==> flow/design.v <==
module processing_element_fsm (
    input wire clk,
    input wire rst,
    input wire start,
    input signed [7:0] image_sector_0,
    input signed [7:0] image_sector_1,
    input signed [7:0] image_sector_2,
    input signed [7:0] image_sector_3,
    input signed [7:0] image_sector_4,
    input signed [7:0] image_sector_5,
    input signed [7:0] image_sector_6,
    input signed [7:0] image_sector_7,
    input signed [7:0] image_sector_8,
    input signed [7:0] filter_value_0,
    input signed [7:0] filter_value_1,
    input signed [7:0] filter_value_2,
    input signed [7:0] filter_value_3,
    input signed [7:0] filter_value_4,
    input signed [7:0] filter_value_5,
    input signed [7:0] filter_value_6,
    input signed [7:0] filter_value_7,
    input signed [7:0] filter_value_8,
    output reg signed [31:0] result,
    output reg done
);
    wire signed [15:0] p0 = image_sector_0 * filter_value_0;
    wire signed [15:0] p1 = image_sector_1 * filter_value_1;
    wire signed [15:0] p2 = image_sector_2 * filter_value_2;
    wire signed [15:0] p3 = image_sector_3 * filter_value_3;
    wire signed [15:0] p4 = image_sector_4 * filter_value_4;
    wire signed [15:0] p5 = image_sector_5 * filter_value_5;
    wire signed [15:0] p6 = image_sector_6 * filter_value_6;
    wire signed [15:0] p7 = image_sector_7 * filter_value_7;
    wire signed [15:0] p8 = image_sector_8 * filter_value_8;
    wire signed [19:0] sum1 = p0 + p1;
    wire signed [19:0] sum2 = p2 + p3;
    wire signed [19:0] sum3 = p4 + p5;
    wire signed [19:0] sum4 = p6 + p7;
    wire signed [19:0] sum5 = sum1 + sum2;
    wire signed [19:0] sum6 = sum3 + sum4;
    wire signed [31:0] final_sum = sum5 + sum6 + p8;
    reg [1:0] state;
    parameter IDLE = 2'd0, COMPUTE = 2'd1, DONE = 2'd2;
    always @(posedge clk or posedge rst) begin
        if (rst) begin
            state <= IDLE;
            result <= 0;
            done <= 0;
        end else begin
            case (state)
                IDLE: begin
                    done <= 0;
                    if (start)
                        state <= COMPUTE;
                end
                COMPUTE: begin
                    result <= final_sum;  
                    done <= 1;
                    state <= DONE;
                end
                DONE: begin
                    done <= 1;
                    state <= IDLE;
                end
            endcase
        end
    end
endmodule
module processing_element_avalon_interface (
    input csi_clockreset_clk,
    input csi_clockreset_reset_n,
    input [7:0] avs_s1_address,
    input avs_s1_read,
    input avs_s1_write,
    input [31:0] avs_s1_writedata,
    output reg [31:0] avs_s1_readdata
);
    reg signed [7:0] img_0, img_1, img_2;
    reg signed [7:0] img_3, img_4, img_5;
    reg signed [7:0] img_6, img_7, img_8;
    reg signed [7:0] filt_0, filt_1, filt_2;
    reg signed [7:0] filt_3, filt_4, filt_5;
    reg signed [7:0] filt_6, filt_7, filt_8;
    reg start;
    wire signed [31:0] result;
    wire done;
    processing_element_fsm pe_inst (
        .clk(csi_clockreset_clk),
        .rst(~csi_clockreset_reset_n),
        .start(start),
        .image_sector_0(img_0), .image_sector_1(img_1), .image_sector_2(img_2),
        .image_sector_3(img_3), .image_sector_4(img_4), .image_sector_5(img_5),
        .image_sector_6(img_6), .image_sector_7(img_7), .image_sector_8(img_8),
        .filter_value_0(filt_0), .filter_value_1(filt_1), .filter_value_2(filt_2),
        .filter_value_3(filt_3), .filter_value_4(filt_4), .filter_value_5(filt_5),
        .filter_value_6(filt_6), .filter_value_7(filt_7), .filter_value_8(filt_8),
        .result(result),
        .done(done)
    );
    always @(posedge csi_clockreset_clk) begin
        if (!csi_clockreset_reset_n) begin
            img_0 <= 0; img_1 <= 0; img_2 <= 0;
            img_3 <= 0; img_4 <= 0; img_5 <= 0;
            img_6 <= 0; img_7 <= 0; img_8 <= 0;
            filt_0 <= 0; filt_1 <= 0; filt_2 <= 0;
            filt_3 <= 0; filt_4 <= 0; filt_5 <= 0;
            filt_6 <= 0; filt_7 <= 0; filt_8 <= 0;
            start <= 0;
        end else if (avs_s1_write) begin
            case (avs_s1_address)
                8'd0:  img_0 <= avs_s1_writedata;
                8'd1:  img_1 <= avs_s1_writedata;
                8'd2:  img_2 <= avs_s1_writedata;
                8'd3:  img_3 <= avs_s1_writedata;
                8'd4:  img_4 <= avs_s1_writedata;
                8'd5:  img_5 <= avs_s1_writedata;
                8'd6:  img_6 <= avs_s1_writedata;
                8'd7:  img_7 <= avs_s1_writedata;
                8'd8:  img_8 <= avs_s1_writedata;
                8'd9:  filt_0 <= avs_s1_writedata;
                8'd10: filt_1 <= avs_s1_writedata;
                8'd11: filt_2 <= avs_s1_writedata;
                8'd12: filt_3 <= avs_s1_writedata;
                8'd13: filt_4 <= avs_s1_writedata;
                8'd14: filt_5 <= avs_s1_writedata;
                8'd15: filt_6 <= avs_s1_writedata;
                8'd16: filt_7 <= avs_s1_writedata;
                8'd17: filt_8 <= avs_s1_writedata;
                8'd18: start  <= avs_s1_writedata[0];
            endcase
        end
    end
    always @(*) begin
        case (avs_s1_address)
            8'd30: avs_s1_readdata = result;
            8'd31: avs_s1_readdata = done;
            default: avs_s1_readdata = 32'd0;
        endcase
    end
endmodule
; Step by step through the tools: processing_element_avalon_interface
; What the tools print for processing_element_avalon_interface, step after step.
; Line numbers count from 1 in the design file above.
; Library cell names are shortened.
; A cell with n/a has no value.
[setup]
top_module = processing_element_avalon_interface
clk_port = csi_clockreset_clk
library = sky130hd
pvt_corner = tt_025C_1v80

; Elaborated design
; Yosys after proc, flatten, opt, wreduce and memory -nomap, before mapping. Memory bits, and registers merged into a memory's read port (data or address), are not among the register bits. Print and check cells are not counted. Equal cells are merged and count once.
[classes]
add_sub_neg = 8
mul = 9
equal = 23
muxes = 4
n_reduce_logical = 25
[ops]
columns = operator, count
row1 = multiplier 8 x 8 -> 16 bit, 9
row2 = adder 16 x 16 -> 17 bit, 4
row3 = equality test 8 x 4 -> 1 bit with constant B, 8
row4 = parallel mux 32 bit (select 2 bit), 1
row5 = AND reduction 2 bit, 20
row6 = adder 20 bit, 2
row7 = equality test 8 x 5 -> 1 bit with constant B, 5
row8 = adder 32 x 16 -> 32 bit, 1
row9 = equality test 8 x 3 -> 1 bit with constant B, 4
row10 = adder 20 x 20 -> 21 bit, 1
row11 = equality test 8 x 2 -> 1 bit with constant B, 2
row12 = equality test 8 x 1 -> 1 bit with constant B, 1
row13 = zero test 8 bit, 1
row14 = parallel mux 2 bit (select 3 bit), 1
row15 = nonzero test 3 bit, 1
row16 = equality test 2 x 1 -> 1 bit with constant B, 1
row17 = equality test 2 bit with constant B, 1
row18 = inequality test 2 bit with constant B, 1
row19 = zero test 2 bit, 1
row20 = nonzero test 2 bit, 1
row21 = OR reduction 2 bit, 1
row22 = parallel mux 1 bit (select 2 bit), 1
row23 = 2-to-1 mux 2 bit, 1
[bits]
register_bits = 180
inputBits = 44
out_inout_bits = 32
elab_cells = 91

; Logic depth
; Yosys ltp: most cells in a row. Word level: on the elaborated netlist, between registers, memories and ports. Mapped: between sequential cells and ports; inverters and the memories' decode and read muxes count.
[depth]
ltp_word = 5
ABC_AREA = 0
mapped_depth = 52
ltp_nobuf = 50

; After synthesis
; The flow's flattened synthesis, as Yosys stat reports it; memories are mapped. The netlist is that of the ABC_AREA named above (0 if unset); the other value can give another one.
; The area totals of this step are shown rounded.
[synth_totals]
stdcells = 3783
mapped_area_um2 = 35400
seqArea_um2 = 3800
ff_cells = 181
buffers = 105
[types]
columns = cell, count, area_total_um2
row1 = fa_1, 675, 1.35E+04
row2 = ha_1, 321, 4.02E+03
row3 = inv_1, 821, 3.08E+03
row4 = dfxtp_1, 145, 2.9E+03
row5 = and2_1, 355, 2220.88
row6 = mux2i_1, 139, 1.39E+03
row7 = nor2b_1, 159, 994.704
row8 = nand2_1, 262, 983.443
row9 = xnor2_1, 108, 945.907
row10 = dfrtp_1, 35, 875.84
row11 = nor2_1, 131, 491.722
row12 = a21oi_1, 98, 490.47
row13 = clkbuf_1, 99, 371.606
row14 = a21o_1, 49, 367.853
row15 = xor2_1, 31, 271.51
row16 = o21ai_0, 53, 265.254
row17 = nand2b_1, 39, 243.984
row18 = nand3_1, 36, 180.173
; Other cell types: 59; their cells: 227.
; The figures by module come from a second, unflattened synthesis with its own total; it is not the netlist above.
[hier_totals]
cells_unflattened = 3152
area_unflattened_um2 = 31900
; Rows give one instance, submodules left out.
[by_module]
columns = module, n_inst, n_cells, area_um2, seq_area_um2
row1 = processing_element_fsm, 1, 2609, 26300, 602
row2 = processing_element_avalon_interface, 1, 543, 5630, 2900

; Worst setup path after synthesis
; Source: OpenSTA report_checks on the synthesized netlist (no wires, ideal clock, input and output delay 20% of the period each), path of least setup slack; recovery checks are left aside. Register names are those of the netlist, which keeps one name where synthesis merged equal registers.
[synth_timing]
path_kind = flip-flop to flip-flop
startpoint = register img_1[7]
endpoint = register pe_inst.result[24]
period_ps = 16600
setup_ps = 90
launch_ps = 0
arrival_ps = 11173
required_ps = 16510
slack_ps = 5336
path_delay_ps = 11263
driving_pins = 44
n_path_buf = 1
period_less_setup_slack_ps = 11264
; "path_delay_ps" = arrival - input delay + setup time.
; "driving_pins": output pins that drive a net of the path, with the launching flip-flop's if there is one; two outputs of one cell count as two.
; "period_less_setup_slack_ps" is the clock period less the worst setup slack; recovery checks do not enter. This is arithmetic on one report: input and output delays are still those of the set period (20% each).
; Between the ends stands the longest chain of elaborated cells between them, by number of cells; it is not shown to be the way that was timed. Of several equally long chains one is given.
; A line is the first line of the expression or statement that the cell stems from. Yosys adds cells for indexed reads and writes and turns some case tables into memories.
[synth_via]
cell_sequence = dfxtp_1 -> clkbuf_1 -> and2_1 -> inv_1 -> fa_1 -> fa_1 -> inv_1 -> fa_1 -> fa_1 -> fa_1 -> inv_1 -> fa_1 -> inv_1 -> ha_1 -> xnor2_1 -> ha_1 -> or3_1 -> a211oi_1 -> [8 not listed] -> a31o_2 -> a21oi_1 -> xor2_1 -> fa_1 -> inv_1 -> fa_1 -> inv_1 -> fa_1 -> fa_1 -> inv_1 -> ha_1 -> ha_1 -> a21oi_1 -> nor3b_2 -> a211oi_1 -> o31ai_1 -> mux2_2 -> o221ai_1
elab_chain_len = 5
cells_between = 5
cone_lines = 4
classes_between = add/sub: 4; mul: 1
[synth_lines]
columns = item, line
row1 = start: declaration, 78  ; reg signed [7:0] img_0, img_1, img_2;
row2 = start: assignment, 102  ; img_0 <= 0; img_1 <= 0; img_2 <= 0;
row3 = start: assignment, 112  ; 8'd1:  img_1 <= avs_s1_writedata;
row4 = multiplier 8 x 8 -> 16 bit, 27  ; wire signed [15:0] p1 = image_sector_1 * filter_value_1;
row5 = adder 16 x 16 -> 17 bit, 35  ; wire signed [19:0] sum1 = p0 + p1;
row6 = adder 20 bit, 39  ; wire signed [19:0] sum5 = sum1 + sum2;
row7 = adder 20 x 20 -> 21 bit, 41  ; wire signed [31:0] final_sum = sum5 + sum6 + p8;
row8 = adder 32 x 16 -> 32 bit, 41
row9 = end: assignment, 47  ; result <= 0;
row10 = end: assignment, 57  ; result <= final_sum;
row11 = end: declaration, 23  ; output reg signed [31:0] result,

; Timing after layout
; From the final timing report of entry A: the path of least setup slack in the routed layout; clock arrival at registers is part of the times.
; The path's times are printed in steps of 10 ps; the period is the one set.
[layout_timing]
path_kind = flip-flop to flip-flop
startpoint = register img_1[7]
endpoint = register pe_inst.result[28]
period_ps = 25100
setup_ps = 120
launch_ps = 520
arrival_ps = 13280
required_ps = 25510
slack_ps = 12230
driving_pins = 46
n_path_buf = 0
; Between the ends stands the longest chain of elaborated cells between them, by number of cells; it is not shown to be the way that was timed. Of several equally long chains one is given.
[layout_via]
cell_sequence = dfxtp_1 -> and2_1 -> inv_1 -> fa_1 -> fa_1 -> inv_1 -> fa_1 -> fa_1 -> fa_1 -> inv_1 -> fa_1 -> inv_1 -> ha_1 -> nand2_1 -> o21ai_0 -> a21oi_1 -> xnor2_1 -> ha_1 -> [10 not listed] -> nor2_1 -> xnor2_1 -> fa_1 -> inv_1 -> fa_1 -> inv_1 -> fa_1 -> inv_1 -> fa_1 -> ha_1 -> ha_1 -> o21ai_0 -> a21oi_1 -> o22ai_1 -> a2111oi_2 -> o31ai_1 -> a211oi_2 -> nor2_1
elab_chain_len = 5
cells_between = 5
cone_lines = 4
classes_between = add/sub: 4; mul: 1
[layout_lines]
columns = item, line
row1 = start: declaration, 78  ; reg signed [7:0] img_0, img_1, img_2;
row2 = start: assignment, 102  ; img_0 <= 0; img_1 <= 0; img_2 <= 0;
row3 = start: assignment, 112  ; 8'd1:  img_1 <= avs_s1_writedata;
row4 = multiplier 8 x 8 -> 16 bit, 27  ; wire signed [15:0] p1 = image_sector_1 * filter_value_1;
row5 = adder 16 x 16 -> 17 bit, 35  ; wire signed [19:0] sum1 = p0 + p1;
row6 = adder 20 bit, 39  ; wire signed [19:0] sum5 = sum1 + sum2;
row7 = adder 20 x 20 -> 21 bit, 41  ; wire signed [31:0] final_sum = sum5 + sum6 + p8;
row8 = adder 32 x 16 -> 32 bit, 41
row9 = end: assignment, 47  ; result <= 0;
row10 = end: assignment, 57  ; result <= final_sum;
row11 = end: declaration, 23  ; output reg signed [31:0] result,

; Module processing_element_avalon_interface, platform sky130hd: 2 stored runs of the flow (Yosys, OpenROAD) with differing settings, in no particular order. Input and output delays are each 20% of the period that was set; the output load is 0.01 pF.
; "timing.worst_path_ps" is the time allowed to the run's worst setup path (the clock period less input and output delay, where it has them) less its slack. Clock arrival times count: a late capture clock shortens it, a late launch clock lengthens it.
; "timing.worst_path_ps" is given in steps of 10 ps.
; Values from the reports are rounded here.

[entry A: settings]
period_ns = 25.1
CORE_UTILIZATION = 49
SETUP_SLACK_MARGIN = 5.0
PLACE_DENSITY = 0.85
CORE_MARGIN = 8
CELL_PAD_IN_SITES_GLOBAL_PLACEMENT = 1
CELL_PAD_IN_SITES_DETAIL_PLACEMENT = 1
ABC_AREA = 0
GPL_ROUTABILITY_DRIVEN = 0
CAP_MARGIN = 0
MAX_ROUTING_LAYER = met4
SLEW_MARGIN = 20
[entry A: results]
worstSetupSlack_ps = 12200
stdcell_area_um2 = 37400
ys_area_um2 = 35400
timing.worst_path_ps = 12870
critical_path_kind = flip-flop to flip-flop
fin_util_pct = 52.3
die_um2 = 81200

[entry B: settings]
period_ns = 9.73
CORE_UTILIZATION = 59
SETUP_SLACK_MARGIN = 2.79
PLACE_DENSITY_LB_ADDON = 0.29
CORE_MARGIN = 9
CELL_PAD_IN_SITES_DETAIL_PLACEMENT = 1
TNS_END_PERCENT = 35
GPL_TIMING_DRIVEN = 1
CTS_CLUSTER_DIAMETER = 234
CAP_MARGIN = 40
SLEW_MARGIN = 35
MAX_ROUTING_LAYER = met5
[entry B: results]
outcome = not finished: clock tree synthesis ended with error DPL-0033
